==> flow/design.v <==
module LASER (
input CLK,
input RST,
input [3:0] X,
input [3:0] Y,
output reg [3:0] C1X,
output reg [3:0] C1Y,
output reg [3:0] C2X,
output reg [3:0] C2Y,
output reg DONE);
parameter LFSR_WIDTH = 10;
parameter [LFSR_WIDTH-1:0] threshold = 10'd150;
reg [LFSR_WIDTH-1:0] q;  
wire feedback;  
assign feedback = q[9] ^ q[6];
always @(posedge CLK) begin
    if (RST)
        q <= 10'h1;  
    else
        q <= {q[LFSR_WIDTH-2:0], feedback};  
end
wire [3:0] step;
assign step = (q[5])? 4'b0001: 4'b0010;   
reg [1:0] current_state;
reg [1:0] next_state;
parameter  INIT = 0;
parameter READ = 1;
parameter WALK = 2;
parameter OUTPUT = 3;
reg [5:0] cover_prev;  
reg [5:0] cover_current;  
reg [5:0] cover_max;  
reg [5:0] cnt;  
reg [3:0] corX [39:0];  
reg [3:0] corY [39:0];
reg [3:0] x1, y1, x2, y2;  
reg [3:0] tmpX1, tmpY1, tmpX2, tmpY2; 
reg [3:0] dx1, dy1, dx2, dy2;
reg [19:0] round;  
parameter MAX_ROUND = 20'd100000;
always @(posedge CLK) begin
  if (current_state == INIT) begin
    corX[cnt] <= X;
    corY[cnt] <= Y;
  end
  if (current_state == READ || next_state == READ) begin
    corX[cnt] <= X;
    corY[cnt] <= Y;
  end
end
always @(*) begin
  if (cnt == 6'd40 || next_state == READ || RST) begin
    dx1 = 4'd0; dy1 = 4'd0;
    dx2 = 4'd0; dy2 = 4'd0;
  end
  else if (next_state == WALK) begin
    dx1 = (tmpX1 > corX[cnt])? tmpX1 - corX[cnt] : corX[cnt] - tmpX1;
    dy1 = (tmpY1 > corY[cnt])? tmpY1 - corY[cnt] : corY[cnt] - tmpY1;
    dx2 = (tmpX2 > corX[cnt])? tmpX2 - corX[cnt] : corX[cnt] - tmpX2;
    dy2 = (tmpY2 > corY[cnt])? tmpY2 - corY[cnt] : corY[cnt] - tmpY2;
  end
  else begin
    dx1 = 4'd0; dy1 = 4'd0;
    dx2 = 4'd0; dy2 = 4'd0;
  end
end
always @(posedge CLK or posedge RST) begin
  if (RST)
    current_state <= INIT;
  else
    current_state <= next_state;
end
always @(*) begin
  case (current_state)
    INIT:
      next_state = (RST)? INIT: READ;
    READ:
      next_state = (cnt == 6'd39)? WALK: READ;
    WALK:  
      next_state = (round == MAX_ROUND)? OUTPUT: WALK;
    OUTPUT:
      next_state = INIT;
    default:
      next_state = INIT;
  endcase
end
always @(posedge CLK) begin
  if (RST)
    round <= 0;
  else if (current_state == OUTPUT)
    round <= 0;
  else if (current_state == WALK) begin
    if (cnt == 6'd40)
      round <= round + 1;
  end
end
always @(posedge CLK) begin
  if (RST) begin
    tmpX2 <= 4'd7; 
  end
  else if (current_state == OUTPUT) begin
    tmpX2 <= 4'd7;
  end
  else if (current_state == WALK) begin
    if (q[5]) tmpX2 <= (x2+step < 16)? x2+step : 15; 
    else      tmpX2 <= (x2 > step) ? x2-step : 0;  
  end
end
always @(posedge CLK) begin
  if (RST) begin
    tmpY2 <= 4'd7;
  end
  else if (current_state == OUTPUT) begin
    tmpY2 <= 4'd7;
  end
  else if (current_state == WALK) begin
    if (q[9]) tmpY2 <= (y2+step < 16)? y2+step : 15;
    else      tmpY2 <= (y2 > step)? y2-step : 0;  
  end
end
always @(posedge CLK) begin
  if (RST) begin
    tmpX1 <= 4'd7;
  end
  else if (current_state == OUTPUT) begin
    tmpX1 <= 4'd7;
  end
  else if (current_state == WALK) begin
    if (q[0]) tmpX1 <= (x1+step < 16)? x1+step : 15;  
    else      tmpX1 <= (x1 > step)? x1-step : 0; 
  end
end
always @(posedge CLK) begin
  if (RST) begin
    tmpY1 <= 4'd7;
  end
  else if (current_state == OUTPUT) begin
    tmpY1 <= 4'd7;
  end
  else if (current_state == WALK) begin
    if (q[3]) tmpY1 <= (y1+step < 16)? y1+step : 15; 
    else      tmpY1 <= (y1 > step)? y1-step : 0;  
  end
end
always @(posedge CLK) begin
  if (RST) begin
    x1 <= 4'd0; y1 <= 4'd0;
    x2 <= 4'd8; y2 <= 4'd8;
  end
  else if (current_state == OUTPUT) begin
    x1 <= 4'd0; y1 <= 4'd0;
    x2 <= 4'd8; y2 <= 4'd8;
  end
  else if (current_state == WALK) begin
    if (cnt == 6'd40) begin      
      if(cover_current > cover_prev) begin
        x1 <= tmpX1; y1 <= tmpY1;
        x2 <= tmpX2; y2 <= tmpY2;
      end
      else begin  
        if (q < threshold) begin  
          x1 <= tmpX1; y1 <= tmpY1;
          x2 <= tmpX2; y2 <= tmpY2;
        end
      end
    end
  end
end
always @(posedge CLK) begin
  if (RST)
    cover_prev <= 6'd0;
  else if (current_state == OUTPUT)
    cover_prev <= 6'd0;
  else if (current_state == WALK) begin
    if(cnt == 6'd40) begin  
      if(cover_current > cover_prev)
        cover_prev <= cover_current;
      else begin  
        if (q < threshold)   
          cover_prev <= cover_current;
      end
    end
  end
end
always @(posedge CLK) begin
  if(RST)
    cover_current <= 6'd0;
  else if(next_state == OUTPUT)   
    cover_current <= 6'd0;
  else if(current_state == WALK) begin
    if(cnt > 0) begin
      if (cnt == 6'd40)
        cover_current <= 6'd0;
      else begin
        cover_current <= cover_current +
        ((dx1 + dy1 <= 4) || (dx1 == 3 && dy1 == 2) || (dx1 == 2 && dy1 == 3) ||
         (dx2 + dy2 <= 4) || (dx2 == 3 && dy2 == 2) || (dx2 == 2 && dy2 == 3));        
      end
    end
    else 
      cover_current <= 6'd0;
  end
  else
    cover_current <= 6'd0;
end
always @(posedge CLK) begin
  if(RST)
    cover_max <= 6'd0;
  else if(current_state == WALK) begin
    if(cnt == 6'd40) begin  
      if(cover_current > cover_max)
        cover_max <= cover_current;
    end
  end
  else if(current_state == OUTPUT)
    cover_max <= 0;
  else
    cover_max <= 0;
end
always @(posedge CLK) begin
  if (RST)
    cnt <= 0;
  else if (current_state == OUTPUT || next_state == OUTPUT)
    cnt <= 0;
  else if (next_state == READ)  
    cnt <= cnt + 1;
  else if (current_state == WALK) begin
      cnt <= (cnt == 6'd40)? 0: cnt+1;
  end
  else
    cnt <= 0;
end
always @(posedge CLK) begin
  if (RST) begin
    C1X <= 4'd7; C1Y <= 4'd7;
    C2X <= 4'd7; C2Y <= 4'd7;
  end
  else if (current_state == WALK) begin
    if(cnt == 6'd40) begin
      if(cover_current > cover_max) begin
        C1X <= tmpX1; C1Y <= tmpY1;
        C2X <= tmpX2; C2Y <= tmpY2;
      end
    end
  end
end
always @(posedge CLK) begin
  if(RST)
    DONE <= 1'b0;
  else if (next_state == OUTPUT)
    DONE <= 1'b1;
  else
    DONE <= 1'b0;
end
endmodule
=== Reports on LASER ===
What the tools print for LASER, step after step.
Lines are those of the file above, counted from 1.
Library cell names are shortened.
Not given: n/a

* Top module: LASER
* Clock: CLK
* Library: sky130hd
* Corner: tt_025C_1v80

=== Word-level counts ===
Yosys after proc, flatten, opt, wreduce and memory -nomap, before mapping. Print and check cells are not counted.
Memory sizes are those after Yosys's memory passes, which may raise the word count (mostly to a power of two), join words into wider ones and drop unused or constant bits.

* Output and inout bits: 17
* Register bits: 105
* Word width x clocked read ports: 8
* Bits in latches: 0
* Memory bits (writable): 320
* Bits of input ports: 10
* Memories kept: 2
* Elaborated cells: 159
* ROM bits: 0

{| class="wikitable"
|+ Memory list
! memory !! words !! width !! rd ports !! wr ports !! line !! source
|-
| corX || 40 || 4 || 1 || 1 || 34 || <nowiki>reg [3:0] corX [39:0];</nowiki>
|-
| corY || 40 || 4 || 1 || 1 || 35 || <nowiki>reg [3:0] corY [39:0];</nowiki>
|}

* Add/sub/neg operators: 21
* Bitwise operators: 5
* Divide/modulo/power cells: 0
* Muxes and demuxes: 53
* Magnitude comparators: 18
* Reduce/logical cells: 23
* Equality and inequality tests: 17
* Shift operators: 0
* Multipliers: 0

{| class="wikitable"
|+ Operators by type and width
! cell !! count
|-
| 2-to-1 mux 4 bit || 38
|-
| 2-to-1 mux 6 bit || 7
|-
| equality test 4 x 2 -> 1 bit (second input constant) || 8
|-
| subtractor 4 bit || 8
|-
| adder 20 x 1 -> 20 bit (second input constant) || 1
|-
| equality test 20 x 17 -> 1 bit (second input constant) || 1
|-
| adder 4 x 2 -> 5 bit || 4
|-
| < comparator 5 bit (second input constant) || 4
|-
| subtractor 4 x 2 -> 4 bit || 4
|-
| > comparator 4 x 2 -> 1 bit || 4
|-
| > comparator 4 bit || 4
|-
| > comparator 6 bit || 2
|-
| equality test 6 bit (second input constant) || 2
|-
| < comparator 10 x 8 -> 1 bit (second input constant) || 1
|-
| adder 4 x 4 -> 5 bit || 2
|-
| <= comparator 5 x 3 -> 1 bit (second input constant) || 2
|-
| logical OR 1 bit || 9
|-
| equality test 2 bit (second input constant) || 4
|-
| case mux 2 bit (select 4 bit) || 1
|-
| OR reduction 2 bit || 3
|-
| AND reduction 3 bit || 2
|-
| adder 6 x 1 -> 6 bit || 1
|-
| adder 6 x 1 -> 6 bit (second input constant) || 1
|-
| > comparator 6 x 1 -> 1 bit (second input constant) || 1
|-
| OR reduction 5 bit || 1
|-
| 2-to-1 mux 1 bit || 5
|-
| logical AND 1 bit || 4
|-
| equality test 2 x 1 -> 1 bit (second input constant) || 2
|}

Not listed: further kinds 7, cells in them 11.

=== Depth ===
Yosys ltp: most cells in a row. Word level: on the elaborated netlist, between registers, memories and ports. Mapped: between sequential cells and ports; inverters and the memories' decode and read muxes count.

* Depth after elaboration: 15
* ABC_AREA: 0
* Mapped depth: 31
* Depth with buffers taken out: 27

=== Synthesis result ===
Yosys stat after the flow's synthesis: flattened, memories mapped to cells. It holds for the ABC_AREA given above (unset counts as 0); a run with the other value may have another netlist.

{| class="wikitable"
|+ Cells by type
! cell type !! count !! area in all (um^2)
|-
| edfxtp_1 || 320 || 9.61E+03
|-
| dfxtp_1 || 103 || 2.06E+03
|-
| ha_1 || 70 || 875.84
|-
| a22oi_1 || 82 || 615.59
|-
| nor2_1 || 128 || 480.461
|-
| fa_1 || 18 || 360.346
|-
| mux2i_1 || 35 || 350.336
|-
| o21ai_0 || 67 || 335.322
|-
| nand2_1 || 89 || 334.07
|-
| mux4_2 || 13 || 292.781
|-
| a21oi_1 || 56 || 280.269
|-
| inv_1 || 74 || 277.766
|-
| nand3_1 || 53 || 265.254
|-
| o211ai_1 || 29 || 217.709
|-
| clkbuf_1 || 48 || 180.173
|-
| xnor2_1 || 20 || 175.168
|-
| nor2b_1 || 25 || 156.4
|-
| mux2_2 || 13 || 146.39
|}

Other cell types: 61; their cells: 292.

* Synthesis area: 0.0192998 mm^2
* Mapped cells: 1,535
* Flip-flop cells: 427
* Buffer cells: 82
* Area of sequential cells: 0.0117725 mm^2

=== Worst setup path after synthesis ===
Source: OpenSTA report_checks on the synthesized netlist (no wires, ideal clock, input and output delay 20% of the period each), path of least setup slack; recovery checks are left aside. Register names are those of the netlist, which keeps one name where synthesis merged equal registers.

* Path kind: register -> register
* From: register cnt[1]
* To: register cover_current[4]
* Data arrival time: 5,116 ps
* Period: 7,990 ps
* Setup slack: 2,751 ps
* Required time: 7,867 ps
* Path delay: 5,239 ps
* Library setup time: 123 ps
* Stages on the path: 30
* Buffers on the path: 2
* Time at the first pin: 0 ps
* Synthesis period reached: 5,239 ps

"path delay" is the arrival time less input delay plus setup time.
"stages on the path": output pins that drive a net of the path, with the launching flip-flop's if there is one; two outputs of one cell count as two.
"synthesis period reached" is the clock period less the worst setup slack; recovery checks do not enter. This is arithmetic on one report: input and output delays are still those of the set period (20% each).
Between the ends stands the longest chain of elaborated cells between them, by number of cells; it is not shown to be the way that was timed. Of several equally long chains one is given.
A line is the first line of the expression or statement that the cell stems from. Yosys adds cells for indexed reads and writes and turns some case tables into memories.
At most two assigning lines are given for a register; there are more.

* Cells stage by stage: dfxtp_1 > buf_2 > inv_1 > nor3_2 > clkbuf_1 > a22oi_1 > nand4_1 > a21oi_1 > o2111ai_1 > ha_1 > inv_1 > fa_1 > a21o_1 > a21oi_1 > or2_2 > mux2i_1 > nor2_1 > inv_1 > fa_1 > xor2_1 > a21oi_1 > nor3_1 > a22oi_1 > o41ai_2 > a41o_1 > ha_1 > ha_1 > nand3_1 > xor2_1 > nor2_1
* Cells in the longest elaborated chain: 15
* Elaborated cells between the ends (all ways): 42
* Those cells by class: 3 x add/sub; 3 x compare; 13 x eq/ne; 10 x mux; 1 x logic; 12 x reduce/logical

{| class="wikitable"
|+ RTL lines, path after synthesis
! item !! line !! source
|-
| start, declared || 33 || <nowiki>reg [5:0] cnt;</nowiki>
|-
| start, assigned || 226 || <nowiki>cnt <= cnt + 1;</nowiki>
|-
| start, assigned || 228 || <nowiki>cnt <= (cnt == 6'd40)? 0: cnt+1;</nowiki>
|-
| equality test 6 bit || 78 || <nowiki>next_state = (cnt == 6'd39)? WALK: READ;</nowiki>
|-
| 2-to-1 mux 2 bit || 78 ||
|-
| case mux 2 bit (select 4 bit) || 74 || <nowiki>case (current_state)</nowiki>
|-
| equality test 2 x 1 -> 1 bit || 52 || <nowiki>if (cnt == 6'd40 || next_state == READ || RST) begin</nowiki>
|-
| logical OR 1 bit x2 || 52 ||
|-
| 2-to-1 mux 4 bit || 52 ||
|-
| adder 4 x 4 -> 5 bit || 196 || <nowiki>((dx1 + dy1 <= 4) || (dx1 == 3 && dy1 == 2) || (dx1 == 2 && dy1 == 3) ||</nowiki>
|-
| <= comparator 5 x 3 -> 1 bit || 196 ||
|-
| logical OR 1 bit x5 || 196 ||
|-
| adder 6 x 1 -> 6 bit || 195 || <nowiki>cover_current <= cover_current +</nowiki>
|-
| end, assigned || 193 || <nowiki>cover_current <= 6'd0;</nowiki>
|-
| end, assigned || 195 ||
|-
| end, declared || 31 || <nowiki>reg [5:0] cover_current;</nowiki>
|}

=== Timing after layout ===
From the final timing report of job 1: the path of least setup slack in the routed layout; clock arrival at registers is part of the times.
The path's times are printed in steps of 10 ps; the period is the one set.

* Path kind: register -> register
* From: register cnt[1]
* To: register cover_current[4]
* Buffers on the path: 1
* Data arrival time: 5,860 ps
* Required time: 5,740 ps
* Setup slack: -110 ps
* Time at the first pin: 570 ps
* Stages on the path: 27
* Library setup time: 110 ps
* Period: 5,290 ps

Between the ends stands the longest chain of elaborated cells between them, by number of cells; it is not shown to be the way that was timed. Of several equally long chains one is given.
At most two assigning lines are given for a register; there are more.

* Cells stage by stage: dfxtp_2 > buf_8 > nor2b_1 > a221oi_2 > a21oi_2 > a221o_1 > a2111o_1 > ha_2 > inv_2 > fa_2 > a211oi_4 > a211oi_2 > mux2_4 > nor2b_4 > inv_2 > fa_2 > xor2_2 > a21oi_2 > nor3_1 > a22oi_1 > o41ai_2 > a41o_1 > ha_4 > ha_4 > nand3_1 > xor2_1 > nor2_1
* Cells in the longest elaborated chain: 15
* Elaborated cells between the ends (all ways): 42
* Those cells by class: 3 x add/sub; 3 x compare; 13 x eq/ne; 10 x mux; 1 x logic; 12 x reduce/logical

{| class="wikitable"
|+ RTL lines, path after layout
! item !! line !! source
|-
| start, declared || 33 || <nowiki>reg [5:0] cnt;</nowiki>
|-
| start, assigned || 226 || <nowiki>cnt <= cnt + 1;</nowiki>
|-
| start, assigned || 228 || <nowiki>cnt <= (cnt == 6'd40)? 0: cnt+1;</nowiki>
|-
| equality test 6 bit || 78 || <nowiki>next_state = (cnt == 6'd39)? WALK: READ;</nowiki>
|-
| 2-to-1 mux 2 bit || 78 ||
|-
| case mux 2 bit (select 4 bit) || 74 || <nowiki>case (current_state)</nowiki>
|-
| equality test 2 x 1 -> 1 bit || 52 || <nowiki>if (cnt == 6'd40 || next_state == READ || RST) begin</nowiki>
|-
| logical OR 1 bit x2 || 52 ||
|-
| 2-to-1 mux 4 bit || 52 ||
|-
| adder 4 x 4 -> 5 bit || 196 || <nowiki>((dx1 + dy1 <= 4) || (dx1 == 3 && dy1 == 2) || (dx1 == 2 && dy1 == 3) ||</nowiki>
|-
| <= comparator 5 x 3 -> 1 bit || 196 ||
|-
| logical OR 1 bit x5 || 196 ||
|-
| adder 6 x 1 -> 6 bit || 195 || <nowiki>cover_current <= cover_current +</nowiki>
|-
| end, assigned || 193 || <nowiki>cover_current <= 6'd0;</nowiki>
|-
| end, assigned || 195 ||
|-
| end, declared || 31 || <nowiki>reg [5:0] cover_current;</nowiki>
|}

Hand-over note for LASER

Flow measurements of LASER on sky130hd: 2 stored runs with different settings, listed in no order. Input and output delays are each 20% of the period that was set; the output load is 0.01 pF.
"time used up by the worst setup path": the worst setup path's part of the clock period (all of it between registers, 20% less for each end at a port) less its slack. A launch clock that arrives late makes it longer, a capture clock that arrives late makes it shorter.
By "power" is meant OpenSTA's value without simulated activity: inputs other than the clock are taken to toggle once in ten clock periods, and the tool carries that through the logic.
"time used up by the worst setup path" is known to 10 ps.

=== Job 1 ===
{| class="wikitable"
! Setting !! Value
|-
| period_ns || 5.29
|-
| CAP_MARGIN || 20
|-
| CORE_MARGIN || 2
|-
| CORE_UTILIZATION || 40
|-
| SLEW_MARGIN || 20
|-
! Result !! Value
|-
| Worst setup slack after layout || -113 ps
|-
| Time used up by the worst setup path || 5,400 ps
|-
| Critical path type || register -> register
|-
| Power || 6.733 mW
|-
| Post-layout utilization || 50.3 %
|-
| Die outline area || 0.0500216 mm^2
|-
| Final setup TNS || -385 ps
|-
| Smallest hold slack || 466 ps
|-
| Yosys chip area after synthesis || 0.0192998 mm^2
|}

=== Job 2 ===
{| class="wikitable"
! Setting !! Value
|-
| period_ns || 7.31
|-
| CORE_UTILIZATION || 59
|-
| SETUP_SLACK_MARGIN || 2.02
|-
| PLACE_DENSITY || 0.41
|-
| CELL_PAD_IN_SITES_GLOBAL_PLACEMENT || 0
|-
| CELL_PAD_IN_SITES_DETAIL_PLACEMENT || 1
|-
| TNS_END_PERCENT || 90
|-
| GPL_TIMING_DRIVEN || 0
|-
| MAX_ROUTING_LAYER || met4
|-
| CAP_MARGIN || 20
|-
| CORE_MARGIN || 2
|-
| SLEW_MARGIN || 20
|-
! Result !! Value
|-
| Worst setup slack after layout || 1,409 ps
|-
| Time used up by the worst setup path || 5,900 ps
|-
| Critical path type || register -> register
|-
| Power || 5.078 mW
|-
| Post-layout utilization || 73.0 %
|-
| Die outline area || 0.0341751 mm^2
|-
| Final setup TNS || 0 ps
|-
| Smallest hold slack || 480 ps
|-
| Yosys chip area after synthesis || 0.0192998 mm^2
|}

End of note.
